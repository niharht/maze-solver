==> flow/design.v <==
`timescale 1ns / 1ps
module seg7decimal(
    input [15:0] x,
    input clk,
    input clr,
    output reg [6:0] a_to_g,
    output reg [3:0] an,
    output wire dp 
	 );
wire [1:0] s;	 
reg [3:0] digit;
wire [3:0] aen;
reg [19:0] clkdiv;
assign dp = 1;
assign s = clkdiv[19:18];
assign aen = 4'b1111;  
always @(posedge clk) 
	case(s)
	0:digit = x[3:0];  
	1:digit = x[7:4];  
	2:digit = x[11:8];  
	3:digit = x[15:12];  
	default:digit = x[3:0];
	endcase
	always @(*)
case(digit)
0:a_to_g = 7'b1000000; 
1:a_to_g = 7'b1111001; 
2:a_to_g = 7'b0100100; 
3:a_to_g = 7'b0110000; 
4:a_to_g = 7'b0011001; 
5:a_to_g = 7'b0010010; 
6:a_to_g = 7'b0000010; 
7:a_to_g = 7'b1111000; 
8:a_to_g = 7'b0000000; 
9:a_to_g = 7'b0010000; 
'hA:a_to_g = 7'b0111111;  
'hB:a_to_g = 7'b1111111;  
'hC:a_to_g = 7'b1110111;
default: a_to_g = 7'b0000000;  
endcase
always @(*)begin
an=4'b1111;
if(aen[s] == 1)
an[s] = 0;
end
always @(posedge clk or posedge clr) begin
if ( clr == 1)
clkdiv <= 0;
else
clkdiv <= clkdiv+1;
end
endmodule
### Reports on seg7decimal

What the tools print for seg7decimal, step after step.
Line numbers count from 1 in the design file above.
Operators carry their Yosys type and port widths (W data, S select, Z words).
Library cell names are shortened.
Not given: --

* top: seg7decimal
* clock input: clk
* library: sky130hd
* timing corner: tt_025C_1v80

### After elaboration

Source: Yosys, flattened and elaborated, memories not mapped. Widths are those after wreduce; folded enables and synchronous resets count as part of the registers. Registers that Yosys merges into a memory's read port (data or address) are not register bits. Print and check cells do not count. Equal cells are merged and count once.
Yosys's memory passes give these memory sizes; they may raise the number of words (mostly to a power of two), join words into wider ones and drop unused or constant bits.

* word-level cells: 15
* memories: 1
* flip-flop bits (word level): 20
* bits in read-only memories: 112
* clocked read ports x word width: 7
* output and inout port bits: 12

Memory list
* (name not given): words 16, width 7, rd ports 1, write ports 0, line 26 `case(digit)`

* shift operators: 3
* $add $sub $neg: 2
* mux-type cells: 2
* reduce/logical cells: 1
* bitwise gates (word level): 2
* equality and inequality tests: 3

Operator list (number)
* $add A20 B1 Y20 const B: 1
* $pmux W4 S4: 1
* $shift A1 B3 Y4 const A: 2
* $eq A2 B2 Y1 const B: 2
* $shiftx A4 B2 Y1 const A: 1
* $or A4 B4 Y4: 1
* $not A4 Y4: 1
* $mux W4: 1
* $neg A2 Y3: 1
* $eq A2 B1 Y1 const B: 1
* $logic_not A2 Y1: 1

### Longest topological paths

Yosys ltp: most cells in a row. Word level: on the elaborated netlist, between registers, memories and ports. Mapped: between sequential cells and ports; inverters and the memories' decode and read muxes count.

* depth in word-level cells: 5
* ABC_AREA: 1
* gate-level depth with buffers: 11
* gate-level depth less buffers: 10

### Synthesis result

The flow's flattened synthesis, as Yosys stat reports it; memories are mapped. The netlist is that of the ABC_AREA named above (0 if unset); the other value can give another one.

Cells by type (number)
* dfrtp_1: 20
* nand3_1: 31
* nand2_1: 41
* dfxtp_1: 7
* xor2_1: 11
* inv_1: 22
* ha_1: 6
* nor2_1: 14
* nand3_2: 5
* xnor2_1: 5
* nor3_1: 5
* nand4_4: 1
* nand4_1: 3
* buf_4: 2
* nor2_2: 2
* buf_6: 1
* nand2_4: 1
* nor2_4: 1

Other cell types: 7; their cells: 8.

* mapped flip-flops: 27
* buffer cells: 3
* standard cells after synthesis: 186
* synthesis area: 1522.7 sq um

### Path before layout

Path of least setup slack by OpenSTA after synthesis, without wires, with an ideal clock, recovery checks aside; 20% of the period is set as input and as output delay. Where synthesis merged equal registers, the netlist keeps one of their names.

* kind: register -> register
* from: register clkdiv[19]
* to: register (no name shown)
* setup time: 0.115 ns
* path delay: 1.563 ns
* path buffers: 1
* stages: 12
* clock period: 2.78 ns
* path slack: 1.217 ns
* arrival: 1.448 ns
* synthesis period reached: 1.563 ns

"path delay" = arrival - input delay + setup time.
"stages": output pins that drive a net of the path, with the launching flip-flop's if there is one; two outputs of one cell count as two.
"synthesis period reached" is the clock period less the worst setup slack; recovery checks do not enter. This is arithmetic on one report: input and output delays are still those of the set period (20% each).
The rows between start and end are the longest chain of elaborated cells between them; the timing report does not say that the signal goes this way. Where chains are equally long, one stands for them.
Each line given opens the expression or statement behind the cell; cells for indexed reads and writes are added by Yosys, which also makes memories of some case tables.

* path through: dfrtp_1 > buf_6 > inv_4 > nand3_1 > nand3_1 > nor2_1 > inv_1 > ha_1 > inv_1 > nand3_1 > nand3_1 > nand2_1
* cells in the longest elaborated chain: 2
* elaborated cells on any way between the ends: 5
* RTL lines with such cells: 1
* those cells by class: 3 x eq/ne; 1 x mux; 1 x reduce/logical

Ends and longest elaborated chain, after synthesis
* start: declaration: line 13 `reg [19:0] clkdiv;`
* start: assignment: line 49 `clkdiv <= 0;`
* start: assignment: line 51 `clkdiv <= clkdiv+1;`
* $eq A2 B2 Y1: line 18 `case(s)`
* $pmux W4 S4: line 18

### Path in the finished layout

From the final timing report of run 1: the path of least setup slack in the routed layout; clock arrival at registers is part of the times.

* kind: register -> register
* from: register clkdiv[19]
* to: register (no name shown)
* setup time: 0.08 ns
* path slack: -0.13 ns
* path buffers: 2
* stages: 10
* arrival: 1.97 ns
* clock period: 1.59 ns

The rows between start and end are the longest chain of elaborated cells between them; the timing report does not say that the signal goes this way. Where chains are equally long, one stands for them.

* path through: dfrtp_1 > buf_4 > nor2_4 > buf_6 > nand2_4 > nand4_1 > ha_2 > nand3_1 > nand3_1 > nand2_1
* cells in the longest elaborated chain: 2
* elaborated cells on any way between the ends: 5
* RTL lines with such cells: 1
* those cells by class: 3 x eq/ne; 1 x mux; 1 x reduce/logical

Ends and longest elaborated chain, after layout
* start: declaration: line 13 `reg [19:0] clkdiv;`
* start: assignment: line 49 `clkdiv <= 0;`
* start: assignment: line 51 `clkdiv <= clkdiv+1;`
* $eq A2 B2 Y1: line 18 `case(s)`
* $pmux W4 S4: line 18

## Implementation results

Top module seg7decimal; platform sky130hd; tools Yosys and OpenROAD; 2 stored runs in no particular order. Input and output delays are each 20% of the period that was set; the output load is 0.01 pF.
By "period achieved" is meant the clock period of the run minus its worst setup slack. This is arithmetic on one report: input and output delays are still those of the set period (20% each).
"worst setup path time" = time allowed to the worst setup path (clock period - input delay - output delay, where it has them) - its slack; a late launch clock adds to it, a late capture clock takes from it.
"total power after layout" rests on the timing tool's default activity at the inputs, not on a simulated workload.

### Run 1

Settings: `period_ns=1.59`, `CORE_UTILIZATION=65`, `PLACE_DENSITY_LB_ADDON=0.02`, `CORE_MARGIN=7`, `CELL_PAD_IN_SITES_GLOBAL_PLACEMENT=0`, `ABC_AREA=1`, `GPL_TIMING_DRIVEN=0`, `GPL_ROUTABILITY_DRIVEN=0`, `CTS_CLUSTER_SIZE=62`, `CAP_MARGIN=15`, `SLEW_MARGIN=20`

- Full die area: 3,893.8 sq um
- Sum of negative setup slack: -0.528 ns
- Total power after layout: 1,221 µW
- Synthesized cell area: 1,522.7 sq um
- Period achieved: 1.718 ns
- Worst setup path time: 1.72 ns
- Kind of the worst setup path: register -> register
- Standard-cell area of the final layout: 2,052.0 sq um
- Setup slack of the worst path: -0.128 ns
- Utilization after layout: 0.928

### Run 2

Settings: `period_ns=1.2`, `CORE_UTILIZATION=49`, `SETUP_SLACK_MARGIN=0.29`, `PLACE_DENSITY_LB_ADDON=0.18`, `CELL_PAD_IN_SITES_DETAIL_PLACEMENT=0`, `GPL_TIMING_DRIVEN=1`, `CTS_CLUSTER_SIZE=12`, `CTS_CLUSTER_DIAMETER=23`, `CAP_MARGIN=20`, `MIN_ROUTING_LAYER=met2`, `CORE_MARGIN=2`, `SLEW_MARGIN=20`

- Full die area: 3,251.3 sq um
- Sum of negative setup slack: -7.054 ns
- Total power after layout: 1,625 µW
- Synthesized cell area: 1,377.6 sq um
- Period achieved: 1.792 ns
- Worst setup path time: 1.79 ns
- Kind of the worst setup path: register -> register
- Standard-cell area of the final layout: 2,387.3 sq um
- Setup slack of the worst path: -0.592 ns
- Utilization after layout: 0.881
