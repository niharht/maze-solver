==> flow/design.v <==
`timescale 1ns / 1ps
module step_to_seg7(clk, steps, seg7_rep);
  input clk;
  input [15:0] steps;
  output reg [15:0] seg7_rep;
  always @ (posedge clk)
	begin
    seg7_rep[15:12] <= 4'b0000;  
    seg7_rep[11:8]  <= 4'b0000;  
    seg7_rep[7:4] <= (steps / 4'b1010);  
    seg7_rep[3:0]  <= (steps % 4'b1010);  
	end
endmodule
### Tool chain data of step_to_seg7

Tool output for the design above, in the order of the flow.
Line numbers count from 1 in the design file above.
Operators: Yosys type, input widths -> output width; for muxes data width and select width s.
Library cell names are shortened.
Not given: -

| set-up | value |
|---|---|
| top | step_to_seg7 |
| clock | clk |
| cell library | sky130hd |
| timing corner | tt_025C_1v80 |

### After elaboration

Counts by Yosys on the flattened word-level netlist (proc, flatten, opt, wreduce; memories kept). Register bits leave out memories and registers merged into their read ports (data or address); mux counts leave out enables and synchronous resets folded into registers. Print and check cells are left out. Cells with the same type and inputs are merged into one.

| cells by class | value |
|---|---|
| div/mod/pow operators | 2 |

Operator list:

| kind | number |
|---|---|
| $div 16x4->16 const B | 1 |
| $mod 16x4->16 const B | 1 |

| storage and ports | value |
|---|---|
| bits in registers | 8 |
| bits of input ports | 17 |
| word-level cells | 3 |

### Logic depth

Longest topological path by Yosys (ltp), each cell counted once; first at word level (registers and memories cut), then after technology mapping (sequential cells cut; the memories' decode and read muxes count).

| logic depth | value |
|---|---|
| depth in word-level cells | 1 |
| ABC_AREA | 0 |
| gate-level depth with buffers | 18 |
| gate-level depth less buffers | 15 |

### Synthesis result

The flow's flattened synthesis, as Yosys stat reports it; memories are mapped. The netlist is that of the ABC_AREA named above (0 if unset); the other value can give another one.

Cells by type:

| type | number | total area (µm²) |
|---|---|---|
| dfxtp_1 | 8 | 160.154 |
| nor2_1 | 24 | 90.086 |
| nand3_1 | 16 | 80.077 |
| nor3_1 | 16 | 80.077 |
| a211oi_1 | 10 | 75.072 |
| buf_4 | 10 | 75.072 |
| o21ai_0 | 15 | 75.072 |
| a21oi_1 | 14 | 70.067 |
| clkbuf_1 | 15 | 56.304 |
| nor4_1 | 9 | 56.304 |
| nand2_1 | 14 | 52.55 |
| o2111ai_1 | 6 | 52.55 |
| a31oi_1 | 8 | 50.048 |
| mux2i_1 | 5 | 50.048 |
| nand4_1 | 8 | 50.048 |
| o211a_1 | 5 | 50.048 |
| o31ai_1 | 6 | 45.043 |
| and2_1 | 7 | 43.792 |

Other cell types: 68; their cells: 118.

| synthesis totals | value |
|---|---|
| cell count | 314 |
| mapped area | 2255.9 µm² |
| flip-flop cells | 8 |
| buffer cells | 33 |

### Timing after synthesis

Source: OpenSTA report_checks on the synthesized netlist (no wires, ideal clock, input and output delay 20% of the period each), path of least setup slack; recovery checks are left aside. Register names are those of the netlist, which keeps one name where synthesis merged equal registers.

| timing after synthesis | value |
|---|---|
| kind | input-to-reg |
| start | input steps[14] |
| end | register seg7_rep[1] |
| clock period | 5.55 ns |
| external input delay | 1.110 ns |
| launch time at the first pin | 1.110 ns |
| data arrival time | 5.391 ns |
| required time | 5.430 ns |
| setup slack | 0.040 ns |
| delay of the path | 4.401 ns |
| stages | 17 |
| synthesis period reached | 5.51 ns |

"delay of the path" is the arrival time less input delay plus setup time.
"stages" counts driving pins, that of a launching flip-flop among them; a cell with two outputs on the path counts twice.
"synthesis period reached" = period - worst setup slack (recovery checks aside). The figure is calculated, with input and output delays left at 20% of the set period.
The rows between start and end are the longest chain of elaborated cells between them; the timing report does not say that the signal goes this way. Where chains are equally long, one stands for them.
A line is the first line of the expression or statement that the cell stems from. Yosys adds cells for indexed reads and writes and turns some case tables into memories.

| between the ends, after synthesis | value |
|---|---|
| path through | buf_6 > or4b_4 > a31oi_4 > a211o_4 > a211oi_1 > o221a_4 > or4b_1 > and4_4 > buf_6 > and3_4 > a2111o_1 > or3_4 > o211ai_2 > nand2_2 > or2_1 > a311o_1 > a211o_1 |
| length of the longest elaborated chain | 1 |
| elaborated cells on any way between the ends | 1 |
| those cells by class | div: 1 |

Ends and longest elaborated chain, after synthesis:

| item | line | text |
|---|---|---|
| start, declared | 4 | `input [15:0] steps;` |
| $mod 16x4->16 | 11 | `seg7_rep[3:0]  <= (steps % 4'b1010);` |
| end, assigned | 11 |  |
| end, declared | 5 | `output reg [15:0] seg7_rep;` |

==> results <==
Top module step_to_seg7; platform sky130hd; tools Yosys and OpenROAD; 2 stored runs in no particular order. Input and output delays are each 20% of the period that was set; the output load is 0.01 pF.
Among the settings, -- means not set for that run.

| stored run | period_ns | CORE_UTILIZATION | SETUP_SLACK_MARGIN | PLACE_DENSITY | CELL_PAD_IN_SITES_GLOBAL_PLACEMENT | CELL_PAD_IN_SITES_DETAIL_PLACEMENT | GPL_TIMING_DRIVEN | CAP_MARGIN | SLEW_MARGIN | CORE_MARGIN | PLACE_DENSITY_LB_ADDON | HOLD_SLACK_MARGIN | CORE_ASPECT_RATIO | TNS_END_PERCENT | GPL_ROUTABILITY_DRIVEN | CTS_CLUSTER_DIAMETER | MAX_ROUTING_LAYER |
|---|---|---|---|---|---|---|---|---|---|---|---|---|---|---|---|---|---|
| stored run 1 | 3.41 | 47 | 0.66 | 0.35 | 1 | 2 | 0 | 0 | 35 | 2 | -- | -- | -- | -- | -- | -- | -- |
| stored run 2 | 3.23 | 71 | 0.06 | -- | -- | 0 | -- | 15 | 20 | 2 | 0.14 | -0.02 | 1.78 | 55 | 0 | 76 | met4 |

Stored run 1: no final report: placement broke off with DPL-0033
Stored run 2: no final report: placement broke off with DPL-0038
